==> flow/design.v <==
module PCM_Encode (
    input               clk,         
    input               aclr,        
    input  [10:0]       Sig_In,      
    input               iNd,         
    output reg [7:0]    Enc_Out,     
    output reg          Rdy          
);
reg [2:0]             State;           
reg [1:0]             iNd_dly;         
reg [7:0]             Enc_Out_reg;     
reg [10:0]            Sig_Buf;         
reg [9:0]             Sig_Buf_abs;     
reg [5:0]             step;            
reg [8:0]             thresh;          
reg [8:0]             diff;            
reg [8:0]             diff_vec;        
always @(posedge clk or posedge aclr) begin   
    if (aclr == 1'b1) begin
        State       <= 3'd0;
        iNd_dly     <= 2'b00;
        Enc_Out_reg <= 8'd0;
        Enc_Out     <= 8'd0;
        Rdy         <= 1'b0;
        Sig_Buf     <= 11'd0;
        Sig_Buf_abs <= 10'd0;
        step        <= 6'd0;
        thresh      <= 9'd0;
        diff        <= 9'd0;
        diff_vec    <= 9'd0;
    end else begin
        iNd_dly <= {iNd_dly[0], iNd};   
        Rdy <= 1'b0;   
        case (State)
            3'd0: begin   
                if (iNd_dly == 2'b01) begin   
                    State <= 3'd1;   
                    if (Sig_In[10] == 1'b0) begin
                        Enc_Out_reg[7] <= 1'b0;   
                        Sig_Buf <= Sig_In;
                    end else begin
                        Enc_Out_reg[7] <= 1'b1;   
                        Sig_Buf <= ~Sig_In;   
                    end
                end
            end
            3'd1: begin   
                if (Sig_In[10] == 1'b0) begin
                    Sig_Buf_abs <= Sig_Buf;   
                end else begin
                    Sig_Buf_abs <= Sig_Buf + 11'd1;   
                end
                State <= 3'd2;   
            end
            3'd2: begin   
                if (Sig_Buf_abs >= 10'd0 && Sig_Buf_abs < 10'd16) begin
                    Enc_Out_reg[6:4] <= 3'b000;   
                    step <= 6'd1;   
                    thresh <= 9'd0;   
                end else if (Sig_Buf_abs >= 10'd16 && Sig_Buf_abs < 10'd32) begin
                    Enc_Out_reg[6:4] <= 3'b001;   
                    step <= 6'd1;
                    thresh <= 9'd16;
                end else if (Sig_Buf_abs >= 10'd32 && Sig_Buf_abs < 10'd64) begin
                    Enc_Out_reg[6:4] <= 3'b010;   
                    step <= 6'd2;
                    thresh <= 9'd32;
                end else if (Sig_Buf_abs >= 10'd64 && Sig_Buf_abs < 10'd128) begin
                    Enc_Out_reg[6:4] <= 3'b011;   
                    step <= 6'd4;
                    thresh <= 9'd64;
                end else if (Sig_Buf_abs >= 10'd128 && Sig_Buf_abs < 10'd256) begin
                    Enc_Out_reg[6:4] <= 3'b100;   
                    step <= 6'd8;
                    thresh <= 9'd128;
                end else if (Sig_Buf_abs >= 10'd256 && Sig_Buf_abs < 10'd512) begin
                    Enc_Out_reg[6:4] <= 3'b101;   
                    step <= 6'd16;
                    thresh <= 9'd256;
                end else begin   
                    Enc_Out_reg[6:4] <= 3'b110;   
                    step <= 6'd32;
                    thresh <= 9'd512;
                end
                State <= 3'd3;   
            end
            3'd3: begin   
                diff <= Sig_Buf_abs - thresh;
                State <= 3'd4;
            end
            3'd4: begin   
                diff_vec <= diff;
                State <= 3'd5;
            end
            3'd5: begin   
                case (step)
                    6'd2:  Enc_Out_reg[3:0] <= diff_vec[4:1];   
                    6'd4:  Enc_Out_reg[3:0] <= diff_vec[5:2];   
                    6'd8:  Enc_Out_reg[3:0] <= diff_vec[6:3];   
                    6'd16: Enc_Out_reg[3:0] <= diff_vec[7:4];   
                    6'd32: Enc_Out_reg[3:0] <= diff_vec[8:5];   
                    default: Enc_Out_reg[3:0] <= diff_vec[3:0];   
                endcase
                State <= 3'd6;
            end
            3'd6: begin   
                Enc_Out <= Enc_Out_reg;   
                Rdy <= 1'b1;   
                State <= 3'd0;   
            end
            default: begin   
                State <= 3'd0;
            end
        endcase
    end
end
endmodule
* From RTL to reports: PCM_Encode *
What the tools print for PCM_Encode, step after step.
Lines are those of the file above, counted from 1.
Operators: Yosys type, input widths -> output width; for muxes data width and select width s.
Cell names lack the library's common part.
Not given: -

inputs
  top module = PCM_Encode
  clock = clk
  library = sky130hd
  library corner = tt_025C_1v80

* Word level *
Counts by Yosys on the flattened word-level netlist (proc, flatten, opt, wreduce; memories kept). Register bits leave out memories and registers merged into their read ports (data or address). Print and check cells are left out. Cells with the same type and inputs are merged into one.

word-level totals
  output and inout port bits = 9
  bits of input ports = 14
  register bits after elaboration = 75

operators by class
  equality and inequality tests = 13
  muxes and demuxes = 25
  bitwise operators = 1
  $add $sub $neg = 2
  reductions and logical operators = 8
  order comparisons = 12

operators with widths
  cell                   count
  $mux 9                 6
  $mux 6                 6
  $pmux 4 s5             1
  $mux 10                2
  $pmux 3 s6             1
  $mux 3                 5
  $add 10x1->10 const B  1
  $ge 10x1->1 const B    1
  $lt 10x10->1 const B   1
  $ge 10x5->1 const B    1
  $lt 10x5->1 const B    1
  $ge 10x6->1 const B    1
  $lt 10x6->1 const B    1
  $ge 10x7->1 const B    1
  $lt 10x7->1 const B    1
  $ge 10x8->1 const B    1
  $lt 10x8->1 const B    1
  $ge 10x9->1 const B    1
  $lt 10x9->1 const B    1
  $not 10->10            1
  $eq 3x3->1 const B     3
  $sub 9x9->9            1
  $logic_and 1x1->1      6
  $eq 3x2->1 const B     2
  $eq 6x2->1 const B     1
  $eq 6x3->1 const B     1
  $eq 6x4->1 const B     1
  $eq 6x5->1 const B     1

Other operator kinds: 8; their cells: 10.

* Logic depth *
Yosys ltp: most cells in a row. Word level: on the elaborated netlist, between registers, memories and ports. Mapped: between sequential cells and ports; inverters and the memories' decode and read muxes count.

depth
  depth after elaboration = 8
  ABC_AREA = 0
  mapped depth = 7
  mapped depth without buffers = 7

* Synthesis result *
The flow's flattened synthesis, as Yosys stat reports it; memories are mapped. The netlist is that of the ABC_AREA named above (0 if unset); the other value can give another one.

cell types
  cell      count  area in all (um^2)
  dfrtp_1   73     1.83E+03
  mux2_2    26     292.781
  xnor2_1   14     122.618
  o21ai_0   22     110.106
  inv_1     20     75.072
  a21oi_1   14     70.067
  xor2_1    8      70.067
  nor2_1    18     67.565
  ha_1      5      62.56
  nand2_1   15     56.304
  o31ai_2   4      50.048
  a222oi_1  4      40.038
  o22ai_2   3      37.536
  o21ai_2   4      35.034
  clkbuf_1  8      30.029
  a221oi_1  3      26.275
  dfstp_2   1      26.275
  fa_1      1      20.019

Not listed: further types 22, cells in them 34.

mapped netlist
  cell area after synthesis = 3,249.4 um^2
  cells in the netlist = 277
  buffers = 14
  area of sequential cells = 1,853.0 um^2
  flip-flops = 74

* Worst setup path after synthesis *
Source: OpenSTA report_checks on the synthesized netlist (no wires, ideal clock, input and output delay 20% of the period each), path of least setup slack; recovery checks are left aside. Register names are those of the netlist, which keeps one name where synthesis merged equal registers.

timing path after synthesis
  kind = register to register
  start = register Sig_Buf_abs[4]
  end = register diff[8]
  path slack = 1.136 ns
  library setup time = 0.125 ns
  time at the first pin = 0.000 ns
  data required time = 2.735 ns
  clock period = 2.86 ns
  arrival = 1.599 ns
  stages = 8
  path buffers = 0
  path delay = 1.724 ns
  synthesis period reached = 1.724 ns

"path delay" is the arrival time less input delay plus setup time.
"stages" counts driving pins, that of a launching flip-flop among them; a cell with two outputs on the path counts twice.
"synthesis period reached" = period - worst setup slack (recovery checks aside). The figure is calculated, with input and output delays left at 20% of the set period.
Between the ends stands the longest chain of elaborated cells between them, by number of cells; it is not shown to be the way that was timed. Of several equally long chains one is given.
A line is the first line of the expression or statement that the cell stems from. Yosys adds cells for indexed reads and writes and turns some case tables into memories.
At most two assigning lines are given for a register; there are more.

between the ends, after synthesis
  cell sequence = dfrtp_1 -> inv_1 -> ha_1 -> fa_1 -> nand2b_1 -> a21oi_1 -> xnor2_1 -> mux2_2
  cells in the longest elaborated chain = 1
  elaborated cells on any way between the ends = 1
  source lines of those cells = 1
  classes of those cells = add/sub: 1

RTL lines, path after synthesis
  what             line  text
  start, declared  13    reg [9:0]             Sig_Buf_abs;
  start, assigned  49    Sig_Buf_abs <= Sig_Buf;
  start, assigned  51    Sig_Buf_abs <= Sig_Buf + 11'd1;
  $sub 9x9->9      88    diff <= Sig_Buf_abs - thresh;
  end, assigned    29    diff        <= 9'd0;
  end, assigned    88
  end, declared    16    reg [8:0]             diff;

* Timing after layout *
Path of least setup slack in the final report of run 2 (OpenROAD, finished layout, wires in). Where an end is a register, its clock arrival counts in the times.

timing path after layout
  kind = register to register
  start = register thresh[4]
  end = register diff[8]
  path slack = -0.30 ns
  library setup time = 0.11 ns
  time at the first pin = 0.33 ns
  data required time = 1.58 ns
  arrival = 1.88 ns
  clock period = 1.35 ns
  path buffers = 0
  stages = 7

Between the ends stands the longest chain of elaborated cells between them, by number of cells; it is not shown to be the way that was timed. Of several equally long chains one is given.
At most two assigning lines are given for a register; there are more.

between the ends, after layout
  cell sequence = dfrtp_1 -> ha_4 -> fa_2 -> nand2b_4 -> a21oi_2 -> xnor2_1 -> mux2_4
  cells in the longest elaborated chain = 1
  elaborated cells on any way between the ends = 1
  source lines of those cells = 1
  classes of those cells = add/sub: 1

RTL lines, path after layout
  what             line  text
  start, declared  15    reg [8:0]             thresh;
  start, assigned  28    thresh      <= 9'd0;
  start, assigned  59    thresh <= 9'd0;
  $sub 9x9->9      88    diff <= Sig_Buf_abs - thresh;
  end, assigned    29    diff        <= 9'd0;
  end, assigned    88
  end, declared    16    reg [8:0]             diff;

Hand-over note for PCM_Encode

Below are 2 stored runs of the flow (Yosys, OpenROAD; platform sky130hd) on PCM_Encode, each with its settings and what was measured, unordered. Constraints: input delay and output delay 20% of the set period each, output load 0.01 pF.
"achieved period" means the clock period less the worst setup slack. The figure is calculated, with input and output delays left at 20% of the set period.
"critical path time" is the time allowed to the run's worst setup path (the clock period less input and output delay, where it has them) less its slack. Clock arrival times count: a late capture clock shortens it, a late launch clock lengthens it.
"overall power": no workload was simulated; the value follows from the tool's default switching activity.
A setting shown as . is not set for that run.
A result given as . is not shown for that run.

name                                    run 1  run 2
period_ns                               1.17   1.35
CORE_UTILIZATION                        70     40
PLACE_DENSITY_LB_ADDON                  0.22   .
CELL_PAD_IN_SITES_DETAIL_PLACEMENT      1      .
GPL_ROUTABILITY_DRIVEN                  0      .
CTS_CLUSTER_SIZE                        31     .
MAX_ROUTING_LAYER                       met4   .
CAP_MARGIN                              20     20
CORE_MARGIN                             2      2
SLEW_MARGIN                             20     20
area of the synthesized netlist (um^2)  .      3,249.4
full die area (um^2)                    .      8,860.5
utilization after layout (%)            .      52.9
setup slack of the worst path (ns)      .      -0.297
setup total negative slack (ns)         .      -1.460
overall power (W)                       .      0.004102
achieved period (ns)                    .      1.647
critical path time (ns)                 .      1.65
kind of the worst setup path            .      register to register

Run 1: stopped before the end: placement reported DPL-0033

End of note.
